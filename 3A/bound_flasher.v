==> flow/design.v <==
module bound_flasher (flick, clk, rst, leds);
input wire flick;
input wire clk;
input wire rst;
output reg [15:0] leds;
reg started = 0;
reg [3:0] state, next_state;
reg [3:0] led_counter;
always @(posedge clk) begin
    if (rst && !started) begin
        state <= 4'b0000;
        next_state <= 4'b0000;
        led_counter <= 0;
        started <= 1;
    end
    else if (state != 4'b0000 && !rst) begin
        state <= 4'b0000;
        next_state <= 4'b0000;
        led_counter <= 0;
    end
    state <= next_state;
    case(state)
        4'b0000: begin
            leds <= 16'b0;
            if (flick) begin
                next_state <= 4'b0001;
            end
        end
        4'b0001: begin
            leds[led_counter] <= 1;
            if (led_counter == 15) begin
                next_state <= 4'b0010;
            end
            else begin
                led_counter <= led_counter + 1;
            end
        end
        4'b0010: begin
            leds[led_counter] <= 0;
            if (led_counter == 5) begin
                next_state <= 4'b0100;
            end
            else begin
                led_counter <= led_counter - 1;
            end
        end
        4'b0011: begin
            leds[led_counter] <= 1;
            if (led_counter == 15) begin
                next_state <= 4'b0010;
            end
            else begin
                led_counter <= led_counter + 1;
            end
        end
        4'b0100: begin
            leds[led_counter] <= 1;
            if (led_counter == 10) begin
                next_state <= 4'b0101;
            end
            else begin
                led_counter <= led_counter + 1;
            end
        end
        4'b0101: begin
            leds[led_counter] <= 0;
            if (led_counter == 0) begin
                next_state <= 4'b0111;
            end
            else begin
                led_counter <= led_counter - 1;
            end
        end
        4'b0110: begin
            leds[led_counter] <= 1;
            if (led_counter == 10) begin
                next_state <= 4'b0101;
            end
            else begin
                led_counter <= led_counter + 1;
            end
        end
        4'b0111: begin
            leds[led_counter] <= 1;
            if (led_counter == 5) begin
                next_state <= 4'b1000;
            end
            else begin
                led_counter <= led_counter + 1;
            end
        end
        4'b1000: begin
            leds[led_counter] <= 0;
            if (led_counter == 0) begin
                next_state <= 4'b0000;
            end
            else begin
                led_counter <= led_counter - 1;
            end
        end
    endcase
    case (state)
        4'b0101: begin
            if (flick) begin
                if (leds[5] == 0) begin
                    next_state <= 4'b0100;
                end
                if (leds[0] == 0) begin
                    next_state <= 4'b0110;
                end
            end
        end
        4'b0010: begin
            if (flick && leds[5] == 0) begin
                next_state <= 4'b0011;
            end
        end
    endcase
end
endmodule
* Reports on bound_flasher
The steps from the RTL of bound_flasher to its reports follow in flow order.
Line numbers count from 1 in the design file above.
Library cell names are shortened.
A cell with - has no value.
- Top module :: bound_flasher
- Clock input :: clk
- Standard-cell library :: sky130hd
- Timing corner :: tt_025C_1v80

* Word-level counts
Yosys after proc, flatten, opt, wreduce and memory -nomap, before mapping. Memory bits, and registers merged into a memory's read port (data or address), are not among the register bits. Print and check cells are not counted. Equal cells are merged and count once.
- Cells after elaboration :: 64
- Latch bits :: 0
- Bits in read-only memories :: 0
- Flip-flop bits (word level) :: 29
- Output and inout port bits :: 16
- Bits in writable memories :: 0
- Memories :: 0
- Clocked read ports x word width :: 0
- Bits of input ports :: 3
- Divide/modulo/power cells :: 0
- Reduce/logical cells :: 14
- Muxes and demuxes :: 24
- Multipliers :: 0
- $add $sub $neg :: 3
- Equality and inequality tests :: 11
- Shift-type cells :: 2
- Magnitude comparators :: 0
- Bitwise operators :: 5
** Operators with widths (number)
- 2-to-1 mux 4 bit :: 20
- parallel mux 16 bit (select 3 bit) :: 1
- variable shift 1 x 5 -> 16 bit (first input constant) :: 2
- OR 16 bit :: 2
- parallel mux 4 bit (select 7 bit) :: 1
- == test 4 x 3 -> 1 bit (second input constant) :: 5
- parallel mux 4 bit (select 5 bit) :: 1
- AND 16 bit :: 1
- inverter 16 bit :: 1
- == test 4 bit (second input constant) :: 3
- == test 4 x 2 -> 1 bit (second input constant) :: 2
- zero test 4 bit :: 2
- parallel mux 4 bit (select 2 bit) :: 1
- OR reduction 2 bit :: 3
- negator 4 -> 5 bit :: 1
- OR reduction 5 bit :: 1
- adder 4 x 1 -> 4 bit (second input constant) :: 1
- subtractor 4 x 1 -> 4 bit (second input constant) :: 1
- == test 4 x 1 -> 1 bit (second input constant) :: 1
- nonzero test 4 bit :: 1
- logical AND 1 bit :: 3
- nonzero test 3 bit :: 1
- OR reduction 3 bit :: 1
- zero test 1 bit :: 2
- inverter 1 bit :: 1

* Logic depth
Longest topological path by Yosys (ltp), each cell counted once; first at word level (registers and memories cut), then after technology mapping (sequential cells cut; the memories' decode and read muxes count).
- Depth in word-level cells :: 10
- ABC_AREA :: 0
- Gate-level depth with buffers :: 8
- Mapped depth without buffers :: 7

* Mapped cells and area
The flow's flattened synthesis, as Yosys stat reports it; memories are mapped. The netlist is that of the ABC_AREA named above (0 if unset); the other value can give another one.
** Cell types
- edfxtp_1 :: number 17, total area 510.49 µm²
- dfxtp_1 :: number 12, total area 240.23 µm²
- nand2_1 :: number 35, total area 131.376 µm²
- nand3_1 :: number 19, total area 95.091 µm²
- a21oi_1 :: number 18, total area 90.086 µm²
- ha_1 :: number 7, total area 87.584 µm²
- mux2i_1 :: number 8, total area 80.077 µm²
- nor2_1 :: number 17, total area 63.811 µm²
- o211ai_1 :: number 7, total area 52.55 µm²
- nand3b_1 :: number 5, total area 37.536 µm²
- buf_2 :: number 7, total area 35.034 µm²
- and3b_1 :: number 3, total area 26.275 µm²
- nor4b_1 :: number 3, total area 26.275 µm²
- xor2_1 :: number 3, total area 26.275 µm²
- nor3_1 :: number 5, total area 25.024 µm²
- o31ai_1 :: number 3, total area 22.522 µm²
- o31ai_4 :: number 1, total area 21.27 µm²
- a211oi_4 :: number 1, total area 20.019 µm²
Not listed: further types 31, cells in them 46.
- Area of sequential cells :: 750.7 µm²
- Standard cells after synthesis :: 217
- Flip-flops :: 29
- Cell area after synthesis :: 1918.1 µm²

* Path before layout
Path of least setup slack by OpenSTA after synthesis, without wires, with an ideal clock, recovery checks aside; 20% of the period is set as input and as output delay. Where synthesis merged equal registers, the netlist keeps one of their names.
- Path kind :: flip-flop to flip-flop
- Start :: reg state[2]
- End :: reg led_counter[0]
- Buffers on the path :: 1
- Setup time :: 72 ps
- Clock period :: 2250 ps
- Stages on the path :: 7
- Delay of the path :: 2078 ps
- Arrival :: 2006 ps
- Setup slack :: 172 ps
- Required time :: 2178 ps
- Launch time at the first pin :: 0 ps
- Period reached after synthesis :: 2078 ps
"delay of the path" = arrival - input delay + setup time.
"stages on the path" counts driving pins, that of a launching flip-flop among them; a cell with two outputs on the path counts twice.
"period reached after synthesis" is the clock period less the worst setup slack; recovery checks do not enter. This is arithmetic on one report: input and output delays are still those of the set period (20% each).
Between the ends stands the longest chain of elaborated cells between them, by number of cells; it is not shown to be the way that was timed. Of several equally long chains one is given.
Each line given opens the expression or statement behind the cell; cells for indexed reads and writes are added by Yosys, which also makes memories of some case tables.
At most two assigning lines are given for a register; there are more.
- Path through :: dfxtp_1 -> buf_6 -> o31ai_4 -> nand2_4 -> or3_4 -> a211oi_4 -> mux2i_1
- Cells in the longest elaborated chain :: 6
** Ends and longest elaborated chain, after synthesis
- from (decl) :: line 7 : reg [3:0] state, next_state;
- from (assign) :: line 11 : state <= 4'b0000;
- from (assign) :: line 21 : state <= next_state;
- nonzero test 4 bit :: line 16 : else if (state != 4'b0000 && !rst) begin
- logical AND 1 bit :: line 16
- 2-to-1 mux 4 bit :: line 16
- 2-to-1 mux 4 bit :: line 10 : if (rst && !started) begin
- 2-to-1 mux 4 bit :: line 67 : if (led_counter == 0) begin
- parallel mux 4 bit (select 5 bit) :: line 22 : case(state)
- to (assign) :: line 35 : led_counter <= led_counter + 1;
- to (assign) :: line 44 : led_counter <= led_counter - 1;
- to (decl) :: line 8 : reg [3:0] led_counter;

* Timing after layout
Path of least setup slack in the final report of run 2 (OpenROAD, finished layout, wires in). Where an end is a register, its clock arrival counts in the times.
The report prints the path's times to 10 ps; the period is as set.
- Path kind :: flip-flop to flip-flop
- Start :: reg led_counter[1]
- End :: reg led_counter[0]
- Stages on the path :: 8
- Launch time at the first pin :: 280 ps
- Clock period :: 1890 ps
- Setup time :: 80 ps
- Required time :: 2080 ps
- Setup slack :: 60 ps
- Buffers on the path :: 1
- Arrival :: 2020 ps
Between the ends stands the longest chain of elaborated cells between them, by number of cells; it is not shown to be the way that was timed. Of several equally long chains one is given.
At most two assigning lines are given for a register; there are more.
- Path through :: dfxtp_2 -> buf_6 -> ha_4 -> nand3b_1 -> nor4b_4 -> or3_4 -> a211oi_4 -> mux2i_1
- Cells in the longest elaborated chain :: 3
** Ends and longest elaborated chain, post-layout
- from (decl) :: line 8 : reg [3:0] led_counter;
- from (assign) :: line 35 : led_counter <= led_counter + 1;
- from (assign) :: line 44 : led_counter <= led_counter - 1;
- zero test 4 bit :: line 67 : if (led_counter == 0) begin
- 2-to-1 mux 4 bit :: line 67
- parallel mux 4 bit (select 5 bit) :: line 22 : case(state)
- to (assign) :: line 35
- to (assign) :: line 44
- to (decl) :: line 8

--- measured runs ---
Top module bound_flasher; platform sky130hd; tools Yosys and OpenROAD; 2 stored runs in no particular order. Input and output delays are each 20% of the period that was set; the output load is 0.01 pF.
"achieved period" means the clock period less the worst setup slack. The figure is calculated, with input and output delays left at 20% of the set period.
By "time of the worst setup path" is meant the share of the clock period that the worst setup path is allowed (20% is reserved at inputs, 20% at outputs), minus its slack. Clock arrival times at its registers enter into it.
"time of the worst setup path" is given in steps of 10 ps.

** Run 1
- Settings :: period_ns=1.82; CORE_UTILIZATION=44; SETUP_SLACK_MARGIN=0.1; PLACE_DENSITY_LB_ADDON=0.29; HOLD_SLACK_MARGIN=0.07; CELL_PAD_IN_SITES_DETAIL_PLACEMENT=2; TNS_END_PERCENT=45; ABC_AREA=1; GPL_TIMING_DRIVEN=0; CTS_CLUSTER_SIZE=25; CAP_MARGIN=10; CORE_MARGIN=2; SLEW_MARGIN=20
- Outcome :: no final report: clock tree synthesis broke off with DPL-0033

** Run 2
- Settings :: period_ns=1.89; CAP_MARGIN=20; CORE_MARGIN=2; CORE_UTILIZATION=40; SLEW_MARGIN=20
- Standard-cell area after routing :: 2566.2 µm²
- Lowest setup slack :: 64 ps
- Mapped cell area after synthesis :: 1918.1 µm²
- Achieved period :: 1826 ps
- Die size :: 5364.8 µm²
- Setup TNS :: 0 ps
- Smallest hold slack :: 350 ps
- Time of the worst setup path :: 1830 ps
- Critical path type :: flip-flop to flip-flop
--- end ---
